==> flow/design.v <==
module perceptron (
	input wire rst_n,
	input wire clk,
	input wire signed [fp_width-1:0] IN1,
	input wire signed [fp_width-1:0] IN2,
	input wire signed [fp_width-1:0] weight1_new,
	input wire signed [fp_width-1:0] weight2_new,
	input wire weight1_ld,
	input wire weight2_ld,
	output reg signed [fp_width-1:0] weight1,
	output reg signed [fp_width-1:0] weight2,
	output wire [fp_width-1:0] result
);
    parameter fp_integer_width = 4;
    parameter fp_fract_width = 12;
    localparam fp_width = fp_integer_width + fp_fract_width;
	wire signed [fp_width*2-1:0] weighted_in1;
	wire signed [fp_width*2-1:0] weighted_in2;
	wire signed [fp_width-1:0] weighted_sum;
	always @(posedge clk, negedge rst_n) begin
		if (!rst_n) begin
			weight1 <= 0;
			weight2 <= 0;
		end else begin
			if (weight1_ld) begin
				weight1 <= weight1_new;
			end 
			if (weight2_ld) begin
				weight2 <= weight2_new;
			end
		end
	end
	assign weighted_in1 = (IN1 * weight1 ) >> fp_fract_width;
	assign weighted_in2 = (IN2 * weight2 ) >> fp_fract_width;
	assign weighted_sum = (weighted_in1[fp_width-1:0]) + (weighted_in2[fp_width-1:0]);
    assign result = weighted_sum;
endmodule
* Step by step through the tools: perceptron
What the tools print for perceptron, step after step.
Line numbers count from 1 in the design file above.
Operators carry their Yosys type and port widths (W data, S select, Z words).
Library cell names are shortened.
Not given: n/a
- Top module :: perceptron
- Clock :: clk
- Standard-cell library :: sky130hd
- Library corner :: tt_025C_1v80

* After elaboration
Yosys after proc, flatten, opt, wreduce and memory -nomap, before mapping. Enables and synchronous resets that opt folds into registers are not counted as muxes. Memory bits, and registers merged into a memory's read port (data or address), are not among the register bits. Print and check cells are not counted. Equal cells are merged and count once.
- Word-level cells :: 5
- Output and inout bits :: 48
- Register bits after elaboration :: 32
- Bits of input ports :: 68
- $add $sub $neg :: 1
- Multipliers :: 2
** Operators with widths (number)
- $mul A16 B16 Y28 :: 2
- $add A16 B16 Y16 :: 1

* Longest topological paths
Depth = most cells in a row (Yosys ltp): at word level without a register or memory, in the mapped netlist without a sequential cell, where the memories' decode and read muxes count.
- Word-level depth :: 2
- ABC_AREA :: 0
- Mapped depth :: 33
- Mapped depth without buffers :: 32

* Synthesis result
Source: synth_stat.txt of the flow (Yosys; design flattened, memories mapped). It holds for the ABC_AREA given above (unset counts as 0); a run with the other value may have another netlist.
- Chip area (Yosys) :: 18834.3 µm²
- Sequential part of the area :: 800.8 µm²
- Mapped cells :: 2051
- Mapped flip-flops :: 32
** Cell types
- fa_1 :: number 457, total area 9.15E+03 µm²
- ha_1 :: number 163, total area 2.04E+03 µm²
- inv_1 :: number 531, total area 1.99E+03 µm²
- and2_1 :: number 228, total area 1.43E+03 µm²
- nand2_1 :: number 263, total area 987.197 µm²
- dfrtp_1 :: number 32, total area 800.768 µm²
- xnor2_1 :: number 60, total area 525.504 µm²
- mux2_2 :: number 30, total area 337.824 µm²
- clkbuf_1 :: number 71, total area 266.506 µm²
- nor2_1 :: number 48, total area 180.173 µm²
- xor2_1 :: number 15, total area 131.376 µm²
- nand2b_1 :: number 19, total area 118.864 µm²
- a21oi_1 :: number 22, total area 110.106 µm²
- o21ai_0 :: number 20, total area 100.096 µm²
- a21o_1 :: number 13, total area 97.594 µm²
- nor3_1 :: number 13, total area 65.062 µm²
- o21a_1 :: number 7, total area 52.55 µm²
- a21boi_0 :: number 5, total area 37.536 µm²
Not listed: further types 30, cells in them 54.

* Worst setup path after synthesis
Path of least setup slack by OpenSTA after synthesis, without wires, with an ideal clock, recovery checks aside; 20% of the period is set as input and as output delay. Where synthesis merged equal registers, the netlist keeps one of their names.
- Path type :: in2out
- Start :: input IN1[11]
- End :: output result[15]
- Slack :: 6.287 ns
- Stages :: 29
- Path delay :: 7.033 ns
- Arrival time :: 11.473 ns
- Clock period :: 22.2 ns
- External output delay :: 4.440 ns
- Required time :: 17.760 ns
- External input delay :: 4.440 ns
- Synthesis period reached :: 15.913 ns
"path delay" = arrival - input delay + setup time.
A path that ends at an output port has no setup time.
"stages": output pins that drive a net of the path, with the launching flip-flop's if there is one; two outputs of one cell count as two.
"synthesis period reached" = period - worst setup slack (recovery checks aside). The figure is calculated, with input and output delays left at 20% of the set period.
Between the ends stands the longest chain of elaborated cells between them, by number of cells; it is not shown to be the way that was timed. Of several equally long chains one is given.
A line is the first line of the expression or statement that the cell stems from. Yosys adds cells for indexed reads and writes and turns some case tables into memories.
- Cell sequence :: clkbuf_1 > nand2_1 > fa_1 > fa_1 > inv_1 > fa_1 > inv_1 > fa_1 > fa_1 > fa_1 > inv_1 > ha_1 > and3_1 > nand2_1 > or3_1 > a21boi_0 > o21a_1 > o21a_1 > nor2_1 > xnor2_1 > ha_1 > o21ai_0 > nor2_1 > a221oi_1 > a21oi_1 > o21a_1 > o21a_1 > o41ai_1 > xor2_1
- Cells in the longest elaborated chain :: 2
- Elaborated cells on any way between the ends :: 2
- RTL lines with such cells :: 2
** Ends and longest elaborated chain, post-synthesis
- start, declared :: RTL line 4 : input wire signed [fp_width-1:0] IN1,
- $mul A16 B16 Y28 :: RTL line 33 : assign weighted_in1 = (IN1 * weight1 ) >> fp_fract_width;
- $add A16 B16 Y16 :: RTL line 35 : assign weighted_sum = (weighted_in1[fp_width-1:0]) + (weighted_in2[fp_width-1:0]);
- end, declared :: RTL line 12 : output wire [fp_width-1:0] result

* Worst path after layout
Path of least setup slack in the final report of run 1 (OpenROAD, finished layout, wires in). Where an end is a register, its clock arrival counts in the times.
- Path type :: in2out
- Start :: input IN1[11]
- End :: output result[14]
- Clock period :: 18.9 ns
- External input delay :: 3.78 ns
- Arrival time :: 12.77 ns
- Slack :: 2.35 ns
- Required time :: 15.12 ns
- Stages :: 29
- External output delay :: 3.78 ns
Between the ends stands the longest chain of elaborated cells between them, by number of cells; it is not shown to be the way that was timed. Of several equally long chains one is given.
- Cell sequence :: clkdlybuf4s50_1 > nand2_1 > fa_1 > fa_1 > inv_1 > fa_1 > inv_1 > fa_1 > fa_1 > fa_1 > inv_1 > ha_1 > and3_1 > nand2_1 > or3_1 > a21boi_0 > o21a_1 > nor2_1 > ha_1 > nor2b_1 > o21ai_0 > a21boi_0 > o21ai_0 > a21boi_0 > o21ai_0 > a21oi_1 > o21a_1 > o211ai_1 > clkdlybuf4s50_1
- Cells in the longest elaborated chain :: 2
- Elaborated cells on any way between the ends :: 2
- RTL lines with such cells :: 2
** Ends and longest elaborated chain, post-layout
- start, declared :: RTL line 4 : input wire signed [fp_width-1:0] IN1,
- $mul A16 B16 Y28 :: RTL line 33 : assign weighted_in1 = (IN1 * weight1 ) >> fp_fract_width;
- $add A16 B16 Y16 :: RTL line 35 : assign weighted_sum = (weighted_in1[fp_width-1:0]) + (weighted_in2[fp_width-1:0]);
- end, declared :: RTL line 12 : output wire [fp_width-1:0] result

# Flow runs of perceptron

Stored flow runs of perceptron (2 of them; Yosys, OpenROAD, sky130hd). They differ in their settings and are not a sequence. Constraints: input delay and output delay 20% of the set period each, output load 0.01 pF.
"time on the worst setup path" means the part of the period allowed to the worst setup path (the constraints hold back 20% at inputs and 20% at outputs) less its slack; where the path has registers, the arrival times of their clocks count too.

* Run 1
** Files
==> flow/run.sh <==
#!/bin/bash
# the make line also repeats the synthesis and layout settings of config.mk as NAME=value (left out here)
make -C /OpenROAD-flow-scripts/flow DESIGN_CONFIG=/design/flow/config.mk WORK_HOME=/design/flow/orfs CLKGATE_MAP_FILE= finish
==> flow/config.mk <==
export PLATFORM = sky130hd
export DESIGN_NAME = perceptron
export DESIGN_NICKNAME = perceptron
export VERILOG_FILES = /design/flow/design.v
export SDC_FILE = /design/flow/constraint.sdc
export NUM_CORES = 4
export LEC_CHECK = 0
export CAP_MARGIN = 20
export CORE_MARGIN = 2
export CORE_UTILIZATION = 40
export SLEW_MARGIN = 20
==> flow/constraint.sdc <==
create_clock -name core_clock -period 18.9 [get_ports {clk}]
set_input_delay 3.7800 -clock core_clock [delete_from_list [all_inputs] [get_ports {clk}]]
set_output_delay 3.7800 -clock core_clock [all_outputs]
set_load 0.01 [all_outputs]
** Results
- Time on the worst setup path :: 8.99 ns
- Worst setup path type :: in2out
- Overall die area :: 48836.6 µm²
- Synthesized cell area :: 18834.3 µm²
- Smallest setup slack :: 2.355 ns
- Post-route utilization :: 44.4%

* Run 2
** Files
==> flow/run.sh <==
#!/bin/bash
# the make line also repeats the synthesis and layout settings of config.mk as NAME=value (left out here)
make -C /OpenROAD-flow-scripts/flow DESIGN_CONFIG=/design/flow/config.mk WORK_HOME=/design/flow/orfs CLKGATE_MAP_FILE= finish
==> flow/config.mk <==
export PLATFORM = sky130hd
export DESIGN_NAME = perceptron
export DESIGN_NICKNAME = perceptron
export VERILOG_FILES = /design/flow/design.v
export SDC_FILE = /design/flow/constraint.sdc
export NUM_CORES = 4
export LEC_CHECK = 0
export CAP_MARGIN = 15
export CORE_ASPECT_RATIO = 1.89
export CORE_MARGIN = 5
export CORE_UTILIZATION = 29
export GPL_ROUTABILITY_DRIVEN = 0
export GPL_TIMING_DRIVEN = 0
export MAX_ROUTING_LAYER = met5
export MIN_ROUTING_LAYER = met2
export PLACE_DENSITY = 0.42
export SETUP_SLACK_MARGIN = -0.05
export SLEW_MARGIN = 20
export TNS_END_PERCENT = 75
==> flow/constraint.sdc <==
create_clock -name core_clock -period 6.68 [get_ports {clk}]
set_input_delay 1.3360 -clock core_clock [delete_from_list [all_inputs] [get_ports {clk}]]
set_output_delay 1.3360 -clock core_clock [all_outputs]
set_load 0.01 [all_outputs]
** Results
- Time on the worst setup path :: 7.25 ns
- Worst setup path type :: in2out
- Overall die area :: 70402.6 µm²
- Synthesized cell area :: 18834.3 µm²
- Smallest setup slack :: -3.241 ns
- Post-route utilization :: 35.2%
