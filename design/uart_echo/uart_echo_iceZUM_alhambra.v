==> flow/design.v <==
module uart (
    input wire rst_n,
    input wire clk,
    input wire rx,
	output wire tx,
    input wire clear,
	input wire start_transmit,
    output wire tx_busy,
	output wire rx_busy,
    output wire error,
    output wire new_value,
	input wire [7:0] data_to_send,
    output wire [7:0] recvd_data
);
parameter  clock_frequency        = 12000000;
parameter  baud_rate              = 9600;
localparam clock_cycles_per_pulse = clock_frequency / baud_rate;
uart_rx #(
	.clock_frequency(clock_frequency),
	.baud_rate(baud_rate) 
) uart_rx(
	.rst_n(rst_n),
	.clk(clk),
	.rx(rx),
	.clear(clear),
	.data(recvd_data),
	.busy(rx_busy),
    .error(error),
    .new_value(new_value)
);
uart_tx #(
	.clock_frequency(clock_frequency),
	.baud_rate(baud_rate) 
) uart_tx(
	.rst_n(rst_n),
	.clk(clk),
	.start(start_transmit),
	.data(data_to_send),
	.tx(tx),
	.busy(tx_busy)
);
endmodule
module uart_rx (
    input wire rst_n,
    input wire clk,
    input wire rx,
    input wire clear,
    output reg [7:0] data,   
    output reg busy,
    output reg error,
    output reg new_value
);
parameter  clock_frequency        = 12000000;
parameter  baud_rate              = 9600;
localparam clock_cycles_per_pulse = clock_frequency / baud_rate;
localparam integer 
    WAIT_START_st   = 3'd0,
    INIT_SYNC_START_st  = 3'd1,
    WAIT_SYNC_START_st  = 3'd2,
    INIT_SYNC_st      = 3'd3,
    WAIT_SYNC_st    = 3'd4,
    FETCH_BIT_st    = 3'd5,
    ERROR_st        = 3'd6,
    SUCCESS_st      = 3'd7;
reg [3:0] state, next_state;
reg data_ld;
reg rx_1, rx_synced;
reg [7:0] data_int, data_int_val;
reg data_int_ld;
reg error_set;
reg new_value_set;
reg [3:0] bit_cnt;
reg bit_cnt_ld, bit_cnt_en;
reg [15:0] sync_cnt, sync_cnt_val;
reg sync_cnt_ld, sync_cnt_en;
always @(posedge clk, negedge rst_n) begin
    if (!rst_n) begin
        state <= WAIT_START_st;
    end else begin
        state <= next_state;
    end
end
always @(posedge clk, negedge rst_n) begin
    if (!rst_n) begin
        rx_1 <= 1;
        rx_synced <= 1;
    end else begin
        rx_1 <= rx;
        rx_synced <= rx_1;
    end
end
always @(posedge clk, negedge rst_n) begin
    if (!rst_n) begin
        data <= 0;
        data_int <= 0;
    end else begin
        if (data_ld) begin
            data <= data_int;
        end
        if (data_int_ld) begin
            data_int[bit_cnt] <= rx_synced;
        end
    end
end
always @(posedge clk, negedge rst_n) begin
    if (!rst_n) begin
        error <= 0;
        new_value <= 0;
    end else begin
        if (clear) begin
            error <= 0;
            new_value <= 0;
        end
        if (new_value_set) begin 
            new_value <= 1;
        end
        if (error_set) begin 
            error <= 1;
        end
    end
end
always @(posedge clk, negedge rst_n) begin
    if (!rst_n) begin
        sync_cnt <= 0;
    end else if (sync_cnt_ld) begin
        sync_cnt <= sync_cnt_val;
    end else if (sync_cnt_en) begin
        sync_cnt <= sync_cnt - 1;
    end
end
always @(posedge clk, negedge rst_n) begin
    if (!rst_n) begin
        bit_cnt <= 0;
    end else if (bit_cnt_ld) begin
        bit_cnt <= 0;
    end else if (bit_cnt_en) begin
        bit_cnt <= bit_cnt + 1;
    end
end
always @(*) begin
    next_state = state;
    case (state)
        WAIT_START_st:
            if (!rx_synced) begin
                next_state = INIT_SYNC_START_st;
            end
        INIT_SYNC_START_st:
            next_state = WAIT_SYNC_START_st;
        WAIT_SYNC_START_st:
            if (sync_cnt == 0) begin
                if (rx_synced) begin
                    next_state = WAIT_START_st;
                end else begin
                    next_state = INIT_SYNC_st;
                end
            end
        INIT_SYNC_st:
            next_state = WAIT_SYNC_st;
        WAIT_SYNC_st:
            if (sync_cnt == 0) begin
                if (bit_cnt < 8) begin
                    next_state = FETCH_BIT_st;
                end else if (bit_cnt == 8 & !rx_synced) begin
                    next_state = ERROR_st;
                end else if (bit_cnt == 8 & rx_synced) begin
                    next_state = SUCCESS_st;
                end
            end
        FETCH_BIT_st:
            next_state = INIT_SYNC_st;
        ERROR_st:
            next_state = WAIT_START_st;
        SUCCESS_st:
            next_state = WAIT_START_st;
    endcase 
end
always @(*) begin
    busy = 1;
    data_ld = 0;
    data_int_ld = 0;
    error_set = 0;
    new_value_set = 0;
    bit_cnt_ld = 0;
    bit_cnt_en = 0;
    sync_cnt_val = 0;
    sync_cnt_ld = 0;
    sync_cnt_en = 0;
    case (state)
        WAIT_START_st: begin
            busy = 0;
        end
        INIT_SYNC_START_st: begin
            sync_cnt_val = clock_cycles_per_pulse/2;  
            sync_cnt_ld = 1;
            bit_cnt_ld = 1;
        end
        WAIT_SYNC_START_st: begin
            sync_cnt_en = 1;
        end
        INIT_SYNC_st: begin
            sync_cnt_val = clock_cycles_per_pulse;   
            sync_cnt_ld = 1;
        end
        WAIT_SYNC_st: begin
            sync_cnt_en = 1;
        end
        FETCH_BIT_st: begin
            bit_cnt_en = 1;
            data_int_ld = 1;
        end
        ERROR_st: begin
            error_set = 1;
        end
        SUCCESS_st: begin
            new_value_set = 1;
            data_ld = 1;
        end
    endcase 
end
endmodule
module uart_tx (
    input wire rst_n,
    input wire clk,
    input wire start,
    input wire [7:0] data,   
    output reg tx,
    output reg busy
);
parameter  clock_frequency        = 12000000;
parameter  baud_rate              = 9600;
localparam clock_cycles_per_pulse = clock_frequency / baud_rate;
localparam integer 
    IDLE_st         	= 3'd0,
	INIT_SEND_START_st 	= 3'd1,
	WAIT_SEND_START_st 	= 3'd2,
	INIT_SEND_BIT_st 	= 3'd3,
	WAIT_SEND_BIT_st 	= 3'd4,
	NEXT_BIT_st			= 3'd5,
	INIT_SEND_STOP_st	= 3'd6,
	WAIT_SEND_STOP_st	= 3'd7;
reg [2:0] state, next_state;
reg [15:0] sync_cnt;
reg sync_cnt_ld, sync_cnt_en;
reg [2:0] bit_cnt;
reg bit_cnt_ld, bit_cnt_en;
reg [7:0] input_data;
reg input_data_ld;
always @(posedge clk, negedge rst_n) begin
    if (!rst_n) begin
        state <= IDLE_st;
    end else begin
        state <= next_state;
    end
end
always @(posedge clk, negedge rst_n) begin
	if (!rst_n) begin
		input_data <= 0;
	end else if (input_data_ld) begin
		input_data <= data;
	end
end
always @(posedge clk, negedge rst_n) begin
    if (!rst_n) begin
        bit_cnt <= 0;
    end else if (bit_cnt_ld) begin
        bit_cnt <= 0;
    end else if (bit_cnt_en) begin
        bit_cnt <= bit_cnt + 1;
    end
end
always @(posedge clk, negedge rst_n) begin
    if (!rst_n) begin
        sync_cnt <= 0;
    end else if (sync_cnt_ld) begin
        sync_cnt <= clock_cycles_per_pulse;
    end else if (sync_cnt_en) begin
        sync_cnt <= sync_cnt - 1;
    end
end
always @(*) begin
    next_state = state;
    case (state)
	 	IDLE_st:
			if (start) begin
				next_state = INIT_SEND_START_st;
			end
		INIT_SEND_START_st:
			next_state = WAIT_SEND_START_st;
		WAIT_SEND_START_st:
			if (sync_cnt == 0) begin
				next_state = INIT_SEND_BIT_st;
			end
		INIT_SEND_BIT_st:
			next_state = WAIT_SEND_BIT_st;
		WAIT_SEND_BIT_st:
			if (sync_cnt == 0) begin
				if (bit_cnt < 7) begin
					next_state = NEXT_BIT_st;
				end else if (bit_cnt == 7) begin
					next_state = INIT_SEND_STOP_st;
				end
			end
		NEXT_BIT_st:
			next_state = INIT_SEND_BIT_st;
		INIT_SEND_STOP_st:
			next_state = WAIT_SEND_STOP_st;
		WAIT_SEND_STOP_st:
			if (sync_cnt == 0) begin
				next_state = IDLE_st;
			end
    endcase 
end
always @(*) begin
	tx = 1;
	busy = 1;
	sync_cnt_ld = 0;
	sync_cnt_en = 0;
	bit_cnt_ld = 0; 
	bit_cnt_en = 0;
	input_data_ld = 0;
    case (state)
	 	IDLE_st: begin
			busy = 0;
		end
		INIT_SEND_START_st: begin
			tx = 0;
			input_data_ld = 1;
			bit_cnt_ld = 1;
			sync_cnt_ld = 1;
		end
		WAIT_SEND_START_st: begin
			tx = 0;
			sync_cnt_en = 1;
		end
		INIT_SEND_BIT_st: begin
			tx = input_data[bit_cnt];
			sync_cnt_ld = 1;
		end
		WAIT_SEND_BIT_st: begin
			tx = input_data[bit_cnt];
			sync_cnt_en = 1;
		end
		INIT_SEND_STOP_st: begin
			tx = 1;
			sync_cnt_ld = 1;
		end
		WAIT_SEND_STOP_st: begin
			tx = 1;
			sync_cnt_en = 1;
		end
		NEXT_BIT_st: begin
			bit_cnt_en = 1;
		end
    endcase 
end
endmodule
module uart_echo (
    input wire rst_n,
    input wire clk,
    output reg [7:0] byte_cnt,
    output wire error,
    input wire rx,
	output wire tx
);
parameter  clock_frequency        = 12000000;
parameter  baud_rate              = 9600;
wire rx_busy, tx_busy, new_value;
wire [7:0] received_data;
uart #(
	.clock_frequency(clock_frequency),
	.baud_rate(baud_rate)
) uart(
    .rst_n(rst_n),
    .clk(clk),
    .rx(rx),
	.tx(tx),
    .clear(new_value),
	.start_transmit(new_value),
    .rx_busy(rx_busy),
	.tx_busy(tx_busy),
    .error(error),
    .new_value(new_value),
	.data_to_send(received_data),
    .recvd_data(received_data)
);
always @(posedge clk, negedge rst_n) begin
    if (!rst_n) begin
        byte_cnt <= 0;
    end else if (new_value) begin
        byte_cnt <= byte_cnt + 1;
    end
end
endmodule
module uart_echo_iceZUM_alhambra (
    input wire SW1,
    input wire CLK12MHZ,
    output wire LED0,
    output wire LED1,
    output wire LED2,
    output wire LED3,
    output wire LED4,
    output wire LED5,
    output wire LED6,
    output wire LED7,
    input wire FTDI_RX,
	output wire FTDI_TX
);
parameter  clock_frequency        = 12000000;
parameter  baud_rate              = 9600;
wire rst_n;
wire [7:0] num_recv_bytes;
wire error;
assign rst_n = !SW1;
uart_echo #(
	.clock_frequency(clock_frequency),
	.baud_rate(baud_rate)
) uart_echo(
    .rst_n(rst_n),
    .clk(CLK12MHZ),
    .byte_cnt(num_recv_bytes),
    .error(error),
    .rx(FTDI_RX),
	.tx(FTDI_TX),
);
assign {LED6, LED5, LED4, LED3, LED2, LED1, LED0} = num_recv_bytes[6:0];
assign LED7 = error;
endmodule
From RTL to reports: uart_echo_iceZUM_alhambra
The steps from the RTL of uart_echo_iceZUM_alhambra to its reports follow in flow order.
Line numbers count from 1 in the design file above.
Library cell names are shortened.
{ "inputs": {"design": "uart_echo_iceZUM_alhambra", "clk_port": "CLK12MHZ", "cell_library": "sky130hd", "corner": "tt_025C_1v80"} }

After elaboration
Counts by Yosys on the flattened word-level netlist (proc, flatten, opt, wreduce; memories kept). Register bits leave out memories and registers merged into their read ports (data or address). Print and check cells are left out. Cells with the same type and inputs are merged into one.
Yosys's memory passes give these memory sizes; they may raise the number of words (mostly to a power of two), join words into wider ones and drop unused or constant bits.
{ "bits": {"regBits": 82, "latch_bits": 0, "ramBits": 0, "romBits": 136, "clocked_rd_ports_x_width": 0, "memories": 1, "input_bits": 3, "output_inout_bits": 9, "elab_cells": 111} }
{ "mem_list": {"columns": ["memory", "words", "width", "read_ports", "write_ports", "line_no", "rtl"], "rows": [
  ["(no name shown)", 8, 17, 1, 0, 188, "case (state)"]
]} }
{ "op_classes": {"add_sub_neg": 6, "mul": 0, "n_div": 0, "n_cmp": 2, "eq_ne": 25, "n_shift": 3, "mux": 32, "n_logic": 5, "reduce_logical": 23} }
{ "op_table": {"columns": ["op", "n"], "rows": [
  ["two-way mux 16 bit", 4],
  ["subtractor 16 x 1 -> 16 bit (second input constant)", 2],
  ["logical NOT 16 bit", 2],
  ["two-way mux 4 bit", 8],
  ["parallel mux 4 bit (select 7 bit)", 1],
  ["parallel mux 3 bit (select 8 bit)", 1],
  ["two-way mux 24 bit", 1],
  ["two-way mux 3 bit", 8],
  ["== test 4 x 3 -> 1 bit (second input constant)", 4],
  ["== test 3 bit (second input constant)", 5],
  ["OR reduction 7 bit", 2],
  ["inequality test 2 x 1 -> 1 bit (second input constant)", 5],
  ["nonzero test 2 bit", 5],
  ["AND reduction 5 bit", 2],
  ["OR reduction 5 bit", 2],
  ["variable shift 1 x 5 -> 8 bit", 1],
  ["variable shift 1 x 5 -> 8 bit (first input constant)", 1],
  ["== test 4 x 2 -> 1 bit (second input constant)", 2],
  ["adder 8 x 1 -> 8 bit (second input constant)", 1],
  ["indexed select 8 x 3 -> 1 bit", 1],
  ["AND 8 bit", 1],
  ["OR 8 bit", 1],
  ["inverter 8 bit", 1],
  ["parallel mux 1 bit (select 2 bit)", 4],
  ["nonzero test 7 bit", 1],
  ["OR reduction 2 bit", 3],
  ["== test 3 x 2 -> 1 bit (second input constant)", 2],
  ["OR reduction 3 bit", 2]
]} }
Not listed: further kinds 19, cells in them 23.

Logic depth
Yosys ltp: most cells in a row. Word level: on the elaborated netlist, between registers, memories and ports. Mapped: between sequential cells and ports; inverters and the memories' decode and read muxes count.
{ "depth": {"ltp_word": 7, "ABC_AREA": 0, "depth_mapped": 8, "ltp_nobuf": 7} }

After synthesis
Yosys stat after the flow's synthesis: flattened, memories mapped to cells. It holds for the ABC_AREA given above (unset counts as 0); a run with the other value may have another netlist.
{ "mapped": {"cell_count": 471, "synth_area_um2": 4571.9, "sequential_area_um2": 2130.8, "ffs": 85, "n_buf": 23} }
{ "types": {"columns": ["cell_type", "n", "area_total_um2"], "rows": [
  ["dfrtp_1", 82, 2.05E+03],
  ["nand2_1", 68, 255.245],
  ["nor2_1", 44, 165.158],
  ["mux2_2", 12, 135.13],
  ["o21ai_0", 26, 130.125],
  ["ha_1", 9, 112.608],
  ["xnor2_1", 12, 105.101],
  ["xor2_1", 11, 96.342],
  ["nor3_1", 17, 85.082],
  ["nand3_1", 16, 80.077],
  ["dfstp_2", 3, 78.826],
  ["nand4_1", 11, 68.816],
  ["a21oi_1", 13, 65.062],
  ["clkbuf_1", 16, 60.058],
  ["inv_1", 16, 60.058],
  ["mux2i_1", 6, 60.058],
  ["nand2b_1", 8, 50.048],
  ["mux4_2", 2, 45.043]
]} }
Not listed: further types 55, cells in them 99.
The figures by module come from a second, unflattened synthesis with its own total; it is not the netlist above.
{ "hier_totals": {"cells_unflattened": 432, "hier_area_um2": 4435.5} }
Rows give one instance, submodules left out.
{ "modules": {"columns": ["mod", "instances", "cells", "area_um2", "mod_seq_area_um2"], "rows": [
  ["uart_rx", 1, 251, 2371.0, 1078.5],
  ["uart_tx", 1, 154, 1722.9, 877.1],
  ["uart_echo", 1, 26, 337.8, 200.2],
  ["uart_echo_iceZUM_alhambra", 1, 1, 3.8, 0.0],
  ["uart", 1, 0, 0.0, 0.0]
]} }

Timing after synthesis
OpenSTA on the mapped netlist: ideal clock, no wires. The path of least setup slack (recovery checks aside). Input and output delay are each 20% of the period. Register names are those of the netlist, which keeps one name where synthesis merged equal registers.
{ "synth_timing": {"path_kind": "flip-flop to output port", "start": "reg uart_echo.uart.uart_tx.bit_cnt[0]", "end": "out FTDI_TX", "clock_period_ns": 2.88, "output_delay_ns": 0.576, "launch_ns": 0.000, "t_arrival_ns": 1.544, "required_ns": 2.304, "setup_slack_ns": 0.760, "delay_ns": 1.544, "driving_pins": 5, "path_buffers": 0, "period_less_setup_slack_ns": 2.12} }
"delay_ns" is the arrival time less input delay plus setup time.
At an output port there is no setup time.
"driving_pins" counts driving pins, that of a launching flip-flop among them; a cell with two outputs on the path counts twice.
"period_less_setup_slack_ns" is the clock period less the worst setup slack; recovery checks do not enter. This is arithmetic on one report: input and output delays are still those of the set period (20% each).
The rows between start and end are the longest chain of elaborated cells between them; the timing report does not say that the signal goes this way. Where chains are equally long, one stands for them.
Each line given opens the expression or statement behind the cell; cells for indexed reads and writes are added by Yosys, which also makes memories of some case tables.
A register here has more assigning lines than the two given.
{ "synth_between": {"path_cell_list": "dfrtp_1 mux4_2 mux2i_1 nor2_1 or3_2", "elab_chain_len": 2, "cells_between": 2, "cone_classes": "shift (1); mux (1)"} }
{ "synth_lines": {"columns": ["item", "line_no", "rtl"], "rows": [
  ["from (decl)", 244, "reg [2:0] bit_cnt;"],
  ["from (assign)", 264, "bit_cnt <= 0;"],
  ["from (assign)", 268, "bit_cnt <= bit_cnt + 1;"],
  ["indexed select 8 x 3 -> 1 bit", 340, "tx = input_data[bit_cnt];"],
  ["parallel mux 1 bit (select 3 bit)", 321, "case (state)"],
  ["to (decl)", 406, "output wire FTDI_TX"]
]} }

Worst path after layout
Path of least setup slack in the final report of flow run 1 (OpenROAD, finished layout, wires in). Where an end is a register, its clock arrival counts in the times.
{ "layout_timing": {"path_kind": "flip-flop to output port", "start": "reg uart_echo.uart.uart_tx.bit_cnt[0]", "end": "out FTDI_TX", "clock_period_ns": 2.36, "output_delay_ns": 0.47, "launch_ns": 0.35, "t_arrival_ns": 1.93, "required_ns": 1.89, "setup_slack_ns": -0.04, "driving_pins": 6, "path_buffers": 1} }
The rows between start and end are the longest chain of elaborated cells between them; the timing report does not say that the signal goes this way. Where chains are equally long, one stands for them.
A register here has more assigning lines than the two given.
{ "layout_between": {"path_cell_list": "dfrtp_1 mux4_2 mux2i_1 nor2_1 or3_4 buf_6", "elab_chain_len": 2, "cells_between": 2, "cone_classes": "shift (1); mux (1)"} }
{ "layout_lines": {"columns": ["item", "line_no", "rtl"], "rows": [
  ["from (decl)", 244, "reg [2:0] bit_cnt;"],
  ["from (assign)", 264, "bit_cnt <= 0;"],
  ["from (assign)", 268, "bit_cnt <= bit_cnt + 1;"],
  ["indexed select 8 x 3 -> 1 bit", 340, "tx = input_data[bit_cnt];"],
  ["parallel mux 1 bit (select 3 bit)", 321, "case (state)"],
  ["to (decl)", 406, "output wire FTDI_TX"]
]} }

uart_echo_iceZUM_alhambra through Yosys and OpenROAD on sky130hd: 2 stored runs, unordered, with their settings and measured results. The constraints put input and output delay at 20% of the set period each and load the outputs with 0.01 pF.
By "critical_path_time_ns" is meant the share of the clock period that the worst setup path is allowed (20% is reserved at inputs, 20% at outputs), minus its slack. Clock arrival times at its registers enter into it.

Flow run 1
==> flow/run.sh <==
#!/bin/bash
# the make line also repeats the synthesis and layout settings of config.mk as NAME=value (left out here)
make -C /OpenROAD-flow-scripts/flow DESIGN_CONFIG=/design/flow/config.mk WORK_HOME=/design/flow/orfs CLKGATE_MAP_FILE= finish
==> flow/config.mk <==
export PLATFORM = sky130hd
export DESIGN_NAME = uart_echo_iceZUM_alhambra
export DESIGN_NICKNAME = uart_echo_iceZUM_alhambra
export VERILOG_FILES = /design/flow/design.v
export SDC_FILE = /design/flow/constraint.sdc
export NUM_CORES = 4
export LEC_CHECK = 0
export CAP_MARGIN = 5
export CELL_PAD_IN_SITES_DETAIL_PLACEMENT = 0
export CELL_PAD_IN_SITES_GLOBAL_PLACEMENT = 1
export CORE_ASPECT_RATIO = 1.28
export CORE_MARGIN = 2
export CORE_UTILIZATION = 54
export MAX_ROUTING_LAYER = met5
export MIN_ROUTING_LAYER = met1
export SLEW_MARGIN = 20
export TNS_END_PERCENT = 85
==> flow/constraint.sdc <==
create_clock -name core_clock -period 2.36 [get_ports {CLK12MHZ}]
set_input_delay 0.4720 -clock core_clock [delete_from_list [all_inputs] [get_ports {CLK12MHZ}]]
set_output_delay 0.4720 -clock core_clock [all_outputs]
set_load 0.01 [all_outputs]

==> results of flow run 1, as JSON <==
{
  "setup_worst_slack_ns": -0.038,
  "tns_ns": -0.038,
  "holdWs_ns": 0.360,
  "total_die_area_um2": 9224.2,
  "critical_path_time_ns": 1.93,
  "critical_path_kind": "flip-flop to output port",
  "post_synth_area_um2": 4571.9,
  "final_stdcell_area_um2": 5083.6
}

Flow run 2
==> flow/run.sh <==
#!/bin/bash
# the make line also repeats the synthesis and layout settings of config.mk as NAME=value (left out here)
make -C /OpenROAD-flow-scripts/flow DESIGN_CONFIG=/design/flow/config.mk WORK_HOME=/design/flow/orfs CLKGATE_MAP_FILE= finish
==> flow/config.mk <==
export PLATFORM = sky130hd
export DESIGN_NAME = uart_echo_iceZUM_alhambra
export DESIGN_NICKNAME = uart_echo_iceZUM_alhambra
export VERILOG_FILES = /design/flow/design.v
export SDC_FILE = /design/flow/constraint.sdc
export NUM_CORES = 4
export LEC_CHECK = 0
export CAP_MARGIN = 20
export CORE_MARGIN = 2
export CORE_UTILIZATION = 40
export SLEW_MARGIN = 20
==> flow/constraint.sdc <==
create_clock -name core_clock -period 3.02 [get_ports {CLK12MHZ}]
set_input_delay 0.6040 -clock core_clock [delete_from_list [all_inputs] [get_ports {CLK12MHZ}]]
set_output_delay 0.6040 -clock core_clock [all_outputs]
set_load 0.01 [all_outputs]

==> results of flow run 2, as JSON <==
{
  "setup_worst_slack_ns": 0.359,
  "tns_ns": 0.000,
  "holdWs_ns": 0.357,
  "total_die_area_um2": 12301.0,
  "critical_path_time_ns": 2.06,
  "critical_path_kind": "flip-flop to output port",
  "post_synth_area_um2": 4571.9,
  "final_stdcell_area_um2": 5153.7
}
